==> flow/design.v <==
module ALU #(
    parameter DATA_W = 32
)
(
    input                       i_clk,    
    input                       i_rst_n,  
    input                       i_valid,  
    input [DATA_W - 1 : 0]      i_A,      
    input [DATA_W - 1 : 0]      i_B,      
    input [         2 : 0]      i_inst,   
    output [2*DATA_W - 1 : 0]   o_data,   
    output                      o_done    
);
    parameter S_IDLE           = 3'd0;
    parameter S_ONE_CYCLE_OP   = 3'd1;
    parameter S_MULTI_CYCLE_OP = 3'd2;
    parameter S_BUFFER         = 3'd3;
    reg  [         2: 0] state, state_nxt;  
    reg  [  DATA_W-1: 0] operand_a, operand_a_nxt;
    reg  [  DATA_W-1: 0] operand_b, operand_b_nxt;
    reg  [         2: 0] inst, inst_nxt;
    reg [4:0] Counter;
    reg [2*DATA_W - 1 : 0] output_data;
    reg [64:0] output_data2;
    assign o_data = (i_inst == 3'd6) ? output_data2[63:0] : output_data;
    reg output_valid;
    assign o_done = output_valid;
    wire [31:0] add_result;
    assign add_result = operand_a + operand_b;
    wire [31:0] sub_result;
    assign sub_result = operand_a - operand_b;
    wire [31:0] shift_ans = operand_a<<(operand_b);
    wire [63:0] div_temp;
    assign div_temp = (output_data + (operand_a << 1));
    wire [64:0] div_temp2;
    assign div_temp2 = (div_temp - (operand_b << 32));
    wire [64:0] div_temp3 = (output_data - (operand_b << 32)); 
    wire [64:0] div_temp4 = ((output_data - (operand_b << 32)) << 1) + 1; 
    wire [64:0] div_temp5 = (output_data << 1);
    always @(*) begin
        if (i_valid) begin
            operand_a_nxt = i_A;
            operand_b_nxt = i_B;
            inst_nxt      = i_inst;
        end
        else begin
            operand_a_nxt = operand_a;
            operand_b_nxt = operand_b;
            inst_nxt      = inst;
        end
    end
    always @(*) begin
        case(state)
            S_IDLE           : state_nxt = (i_valid) ? S_BUFFER : S_IDLE;
            S_BUFFER         : state_nxt = ((i_inst[2] && i_inst[1]) ? S_MULTI_CYCLE_OP : S_ONE_CYCLE_OP);
            S_ONE_CYCLE_OP   : state_nxt = S_IDLE;
            S_MULTI_CYCLE_OP : state_nxt = (Counter == 5'd31)? S_IDLE : S_MULTI_CYCLE_OP;
            default : state_nxt = state;
        endcase
    end
    always @(negedge i_rst_n or posedge i_clk) begin
        if(!i_rst_n) Counter <= 5'd0;
        else if(state_nxt == S_BUFFER && Counter == 5'd31) Counter <= 5'd0;
        else if(state_nxt == S_MULTI_CYCLE_OP) Counter <= Counter + 5'd1;
        else Counter <= Counter;
    end
    always @(posedge i_clk) begin
        if(i_valid) begin
            output_data <= 64'd0;
            output_data2 <= 65'd0;
        end
        else if(state_nxt == S_ONE_CYCLE_OP) begin
            case (i_inst)
                3'd0: begin  
                    if(!operand_a[31] && !operand_b[31]) begin  
                        output_data <= (add_result[31])? 64'h7FFF_FFFF : add_result;
                    end
                    else if (operand_a[31] && operand_b[31]) begin  
                        output_data <= (!add_result[31])? 64'h8000_0000 : add_result;
                    end
                    else output_data <= add_result;
                end
                3'd1: begin  
                    if(!operand_a[31] && operand_b[31]) begin  
                        output_data <= (sub_result[31])? 64'h7FFF_FFFF : sub_result;
                    end
                    else if (operand_a[31] && !operand_b[31]) begin  
                        output_data <= (!sub_result[31])? 64'h8000_0000 : sub_result;
                    end
                    else output_data <= sub_result;
                end
                3'd2: begin  
                    output_data <= operand_a & operand_b;
                end
                3'd3: begin  
                    output_data <= operand_a | operand_b;
                end
                3'd4: begin  
                    if (!operand_a[31] && !operand_b[31]) begin  
                        output_data <= (operand_a < operand_b)? 64'd1 : 64'd0;
                    end
                    else if (operand_a[31] && operand_b[31]) begin  
                        output_data <= (operand_a < operand_b)? 64'd1 : 64'd0;
                    end
                    else if (!operand_a[31] && operand_b[31]) begin  
                        output_data <= 64'd0;
                    end  
                    else output_data <= 64'd1;
                end
                3'd5: begin  
                    output_data <= shift_ans;
                end
                default: output_data <= 64'd0;
            endcase
        end
        else if (state_nxt == S_MULTI_CYCLE_OP || state == S_MULTI_CYCLE_OP) begin
            case (i_inst)
                3'd6: begin  
                    if(operand_b[Counter]) begin
                        output_data2 <= (output_data2 + (operand_a << 32)) >> 1;
                    end
                    else begin
                        output_data2 <= output_data2 >> 1;
                    end
                end
                3'd7: begin  
                    if(Counter == 0) begin
                        if (!div_temp2[64]) begin
                            output_data <= (((operand_a << 1) - (operand_b << 32)) << 1) + 64'd1;
                        end
                        else begin
                            output_data <= operand_a << 2;
                        end
                    end
                    else if (Counter != 31) begin
                        output_data <= (div_temp3[64]) ? output_data << 1 : ((output_data - (operand_b << 32)) << 1) + 64'd1;
                    end
                    else if (Counter == 31) begin
                        output_data <= (div_temp3[64]) ? {(div_temp5[64:32] >> 1) , div_temp5[31:0]} : {(div_temp4[64:32] >> 1) , div_temp4[31:0]};
                    end
                    else output_data <= output_data;
                end
                default: begin
                    output_data <= output_data;
                    output_data2 <= output_data2;
                end
            endcase
        end
        else output_data <= output_data;
    end
    always @(posedge i_clk or negedge i_rst_n) begin
        if (!i_rst_n) begin
            output_valid <= 0;
        end
        else if (state_nxt == S_ONE_CYCLE_OP) begin
            output_valid <= 1;
        end
        else if (state == S_MULTI_CYCLE_OP && Counter == 5'd31) begin
            output_valid <= 1;
        end
        else output_valid <= 0;
    end
    always @(posedge i_clk or negedge i_rst_n) begin
        if (!i_rst_n) begin
            state       <= S_IDLE;
            operand_a   <= 0;
            operand_b   <= 0;
            inst        <= 0;
        end
        else begin
            state       <= state_nxt;
            operand_a   <= operand_a_nxt;
            operand_b   <= operand_b_nxt;
            inst        <= inst_nxt;
        end
    end
endmodule
# Tool chain data of ALU
# The steps from the RTL of ALU to its reports follow in flow order.
# Lines are those of the file above, counted from 1.
# Library cell names are shortened.
# A cell with -- has no value.
[design]
design = "ALU"
clock = "i_clk"
cell_library = "sky130hd"
corner = "tt_025C_1v80"

# Elaborated design
# Yosys after proc, flatten, opt, wreduce and memory -nomap, before mapping. Memory bits, and registers merged into a memory's read port (data or address), are not among the register bits. Print and check cells are not counted. Equal cells are merged and count once.
[bits]
regBits = 202
elab_cells = 94
rom_bits = 0
output_inout_bits = 65
inputBits = 70
clocked_rd_ports_x_width = 0
memories = 0
latch_bits = 0
ram_bits = 0
[classes]
bitwise = 3
div = 0
addsub = 12
n_cmp = 1
muxes = 32
n_reduce_logical = 20
n_eq = 16
mul = 0
shifts = 2
[ops]
columns = ["operator", "count"]
rows = [
  ["64-bit 2-to-1 mux", 11],
  ["64-bit parallel mux with 6-bit select", 1],
  ["64-bit by 64-bit subtractor with 65-bit output", 2],
  ["64-bit by 1-bit adder with 64-bit output with constant B", 2],
  ["32-bit 2-to-1 mux", 4],
  ["31-bit 2-to-1 mux", 4],
  ["65-bit by 1-bit adder with 65-bit output with constant B", 1],
  ["65-bit by 64-bit adder with 65-bit output", 1],
  ["64-bit by 33-bit adder with 64-bit output", 1],
  ["33-bit by 63-bit subtractor with 63-bit output", 1],
  ["63-bit subtractor", 1],
  ["32-bit adder", 1],
  ["32-bit subtractor", 1],
  ["32-bit less-than comparator", 1],
  ["32-bit AND", 1],
  ["32-bit OR", 1],
  ["32-bit by 32-bit << shifter with 32-bit output", 1],
  ["32-bit by 5-bit indexed select with 1-bit output", 1],
  ["3-bit by 2-bit == test with 1-bit output with constant B", 6],
  ["3-bit == test with constant B", 4],
  ["3-bit parallel mux with 4-bit select", 1],
  ["5-bit 2-to-1 mux", 2],
  ["3-bit by 1-bit == test with 1-bit output with constant B", 3],
  ["1-bit logical AND", 7],
  ["2-bit nonzero test", 3],
  ["3-bit logical NOT", 2],
  ["3-bit AND reduction", 2],
  ["2-bit 2-to-1 mux", 3],
]
# Other operator kinds: 11; their cells: 17.

# Logic depth
# Longest topological path by Yosys (ltp), each cell counted once; first at word level (registers and memories cut), then after technology mapping (sequential cells cut; the memories' decode and read muxes count).
[depth]
depth_word = 9
abc_area = 0
ltp_mapped = 24
depth_no_buf = 21

# Synthesis result
# Yosys stat after the flow's synthesis: flattened, memories mapped to cells. It holds for the ABC_AREA given above (unset counts as 0); a run with the other value may have another netlist.
[types]
columns = ["type", "count"]
rows = [
  ["ha_1", 228],
  ["dfxtp_1", 128],
  ["dfrtp_1", 73],
  ["nand2_1", 393],
  ["a21oi_1", 263],
  ["o21ai_0", 242],
  ["xnor2_1", 115],
  ["mux2_2", 66],
  ["mux4_2", 30],
  ["nor2_1", 163],
  ["clkbuf_1", 137],
  ["a211oi_1", 57],
  ["inv_1", 114],
  ["o211ai_1", 52],
  ["a21o_1", 46],
  ["nor3_1", 67],
  ["xor2_1", 38],
  ["mux2i_1", 32],
]
# Other cell types: 73; their cells: 599.
[mapped]
mapped_area_um2 = 21844.7
flip_flops = 202
cells = 2843

# Path before layout
# Source: OpenSTA report_checks on the synthesized netlist (no wires, ideal clock, input and output delay 20% of the period each), path of least setup slack; recovery checks are left aside. Register names are those of the netlist, which keeps one name where synthesis merged equal registers.
[synth_path]
kind = "flip-flop to flip-flop"
start = "reg operand_b[2]"
end = "reg output_data[25]"
n_path_buf = 4
path_delay_ns = 5.603
t_first_pin_ns = 0.000
stages = 25
path_slack_ns = 0.908
period_ns = 6.51
t_arrival_ns = 5.471
period_less_setup_slack_ns = 5.602
# "path_delay_ns" = arrival - input delay + setup time.
# "stages" counts driving pins, that of a launching flip-flop among them; a cell with two outputs on the path counts twice.
# "period_less_setup_slack_ns" = period - worst setup slack (recovery checks aside). The figure is calculated, with input and output delays left at 20% of the set period.
# Between the ends stands the longest chain of elaborated cells between them, by number of cells; it is not shown to be the way that was timed. Of several equally long chains one is given.
# A line is the first line of the expression or statement that the cell stems from. Yosys adds cells for indexed reads and writes and turns some case tables into memories.
# At most two assigning lines are given for a register; there are more.
[synth_via]
path_cell_list = "dfrtp_1 > clkbuf_1 > inv_2 > buf_1 > buf_1 > ha_1 > buf_2 > nor4_1 > o311ai_1 > a21oi_1 > o21ai_0 > o311ai_0 > nand2_1 > o21ai_0 > a21oi_1 > fa_1 > nand2_1 > o211ai_1 > nor2_1 > nor2_1 > o2111ai_1 > a31oi_1 > nand3_1 > a31oi_1 > a311oi_1"
elab_chain_cells = 8
cells_between = 23
cone_classes = "add/sub (4); shift (1); mux (18)"
[synth_lines]
columns = ["item", "line", "rtl"]
rows = [
  ["from (decl)", 20, "reg  [  DATA_W-1: 0] operand_b, operand_b_nxt;"],
  ["from (assign)", 167, "operand_b   <= 0;"],
  ["from (assign)", 173, "operand_b   <= operand_b_nxt;"],
  ["64-bit by 64-bit subtractor with 65-bit output", 37, "wire [64:0] div_temp3 = (output_data - (operand_b << 32));"],
  ["64-bit 2-to-1 mux", 139, "output_data <= (div_temp3[64]) ? {(div_temp5[64:32] >> 1) , div_temp5[31:0]} : {(div_temp4[64:32] >> 1) , div_ ..."],
  ["64-bit 2-to-1 mux", 138, "else if (Counter == 31) begin"],
  ["64-bit 2-to-1 mux", 135, "else if (Counter != 31) begin"],
  ["64-bit 2-to-1 mux", 127, "if(Counter == 0) begin"],
  ["64-bit 2-to-1 mux", 117, "case (i_inst)"],
  ["64-bit 2-to-1 mux", 116, "else if (state_nxt == S_MULTI_CYCLE_OP || state == S_MULTI_CYCLE_OP) begin"],
  ["64-bit 2-to-1 mux", 72, "else if(state_nxt == S_ONE_CYCLE_OP) begin"],
  ["to (assign)", 76, "output_data <= (add_result[31])? 64'h7FFF_FFFF : add_result;"],
  ["to (assign)", 79, "output_data <= (!add_result[31])? 64'h8000_0000 : add_result;"],
  ["to (decl)", 23, "reg [2*DATA_W - 1 : 0] output_data;"],
]

# Path in the finished layout
# From the final timing report of flow run 1: the path of least setup slack in the routed layout; clock arrival at registers is part of the times.
[layout_path]
kind = "flip-flop to flip-flop"
start = "reg operand_b[1]"
end = "reg output_data[0]"
t_first_pin_ns = 0.57
stages = 22
t_arrival_ns = 7.55
path_slack_ns = 3.00
n_path_buf = 1
period_ns = 10.1
# Between the ends stands the longest chain of elaborated cells between them, by number of cells; it is not shown to be the way that was timed. Of several equally long chains one is given.
# At most two assigning lines are given for a register; there are more.
[layout_via]
path_cell_list = "dfrtp_2 > buf_4 > inv_1 > ha_1 > o21ba_2 > nor4_1 > o311ai_1 > a21oi_1 > o21ai_0 > o311ai_0 > nand2_1 > o21ai_0 > a21oi_1 > fa_1 > nand2_1 > o211a_1 > o22ai_1 > o2111ai_1 > a21oi_1 > o22ai_1 > a311oi_1 > o21ai_0"
elab_chain_cells = 8
cells_between = 27
cone_classes = "add/sub (4); compare (1); shift (1); mux (21)"
[layout_lines]
columns = ["item", "line", "rtl"]
rows = [
  ["from (decl)", 20, "reg  [  DATA_W-1: 0] operand_b, operand_b_nxt;"],
  ["from (assign)", 167, "operand_b   <= 0;"],
  ["from (assign)", 173, "operand_b   <= operand_b_nxt;"],
  ["64-bit by 64-bit subtractor with 65-bit output", 37, "wire [64:0] div_temp3 = (output_data - (operand_b << 32));"],
  ["64-bit 2-to-1 mux", 139, "output_data <= (div_temp3[64]) ? {(div_temp5[64:32] >> 1) , div_temp5[31:0]} : {(div_temp4[64:32] >> 1) , div_ ..."],
  ["64-bit 2-to-1 mux", 138, "else if (Counter == 31) begin"],
  ["64-bit 2-to-1 mux", 135, "else if (Counter != 31) begin"],
  ["64-bit 2-to-1 mux", 127, "if(Counter == 0) begin"],
  ["64-bit 2-to-1 mux", 117, "case (i_inst)"],
  ["64-bit 2-to-1 mux", 116, "else if (state_nxt == S_MULTI_CYCLE_OP || state == S_MULTI_CYCLE_OP) begin"],
  ["64-bit 2-to-1 mux", 72, "else if(state_nxt == S_ONE_CYCLE_OP) begin"],
  ["to (assign)", 76, "output_data <= (add_result[31])? 64'h7FFF_FFFF : add_result;"],
  ["to (assign)", 79, "output_data <= (!add_result[31])? 64'h8000_0000 : add_result;"],
  ["to (decl)", 23, "reg [2*DATA_W - 1 : 0] output_data;"],
]

# Top module ALU; platform sky130hd; tools Yosys and OpenROAD; 2 stored runs in no particular order. Input and output delays are each 20% of the period that was set; the output load is 0.01 pF.
# By "timing.achieved_period_ns" is meant the clock period of the run minus its worst setup slack. This is arithmetic on one report: input and output delays are still those of the set period (20% each).
# By "critical_path_time_ns" is meant the share of the clock period that the worst setup path is allowed (20% is reserved at inputs, 20% at outputs), minus its slack. Clock arrival times at its registers enter into it.

[[run]]
name = "flow run 1"
[run.settings]
period_ns = 10.1
CAP_MARGIN = 20
CORE_MARGIN = 2
CORE_UTILIZATION = 40
SLEW_MARGIN = 20
[run.results]
timing.achieved_period_ns = 7.103
setup_tns_ns = 0.000
final_setup_ws_ns = 2.997
fin_hold_ws_ns = 0.444
util_frac = 0.458
post_synth_area_um2 = 21844.7
die_area_um2 = 56496.5
critical_path_time_ns = 7.10
timing.worst_path_kind = "flip-flop to flip-flop"

[[run]]
name = "flow run 2"
[run.settings]
period_ns = 11.1
CORE_UTILIZATION = 61
SETUP_SLACK_MARGIN = 0.93
PLACE_DENSITY_LB_ADDON = 0.24
GPL_ROUTABILITY_DRIVEN = 0
CTS_CLUSTER_SIZE = 18
CAP_MARGIN = 10
SLEW_MARGIN = 5
MAX_ROUTING_LAYER = "met5"
CORE_MARGIN = 2
[run.results]
final_setup_ws_ns = 3.492
die_area_um2 = 37339.8
post_synth_area_um2 = 21844.7
util_frac = 0.687
setup_tns_ns = 0.000
fin_hold_ws_ns = 0.452
timing.achieved_period_ns = 7.608
critical_path_time_ns = 7.61
timing.worst_path_kind = "flip-flop to flip-flop"
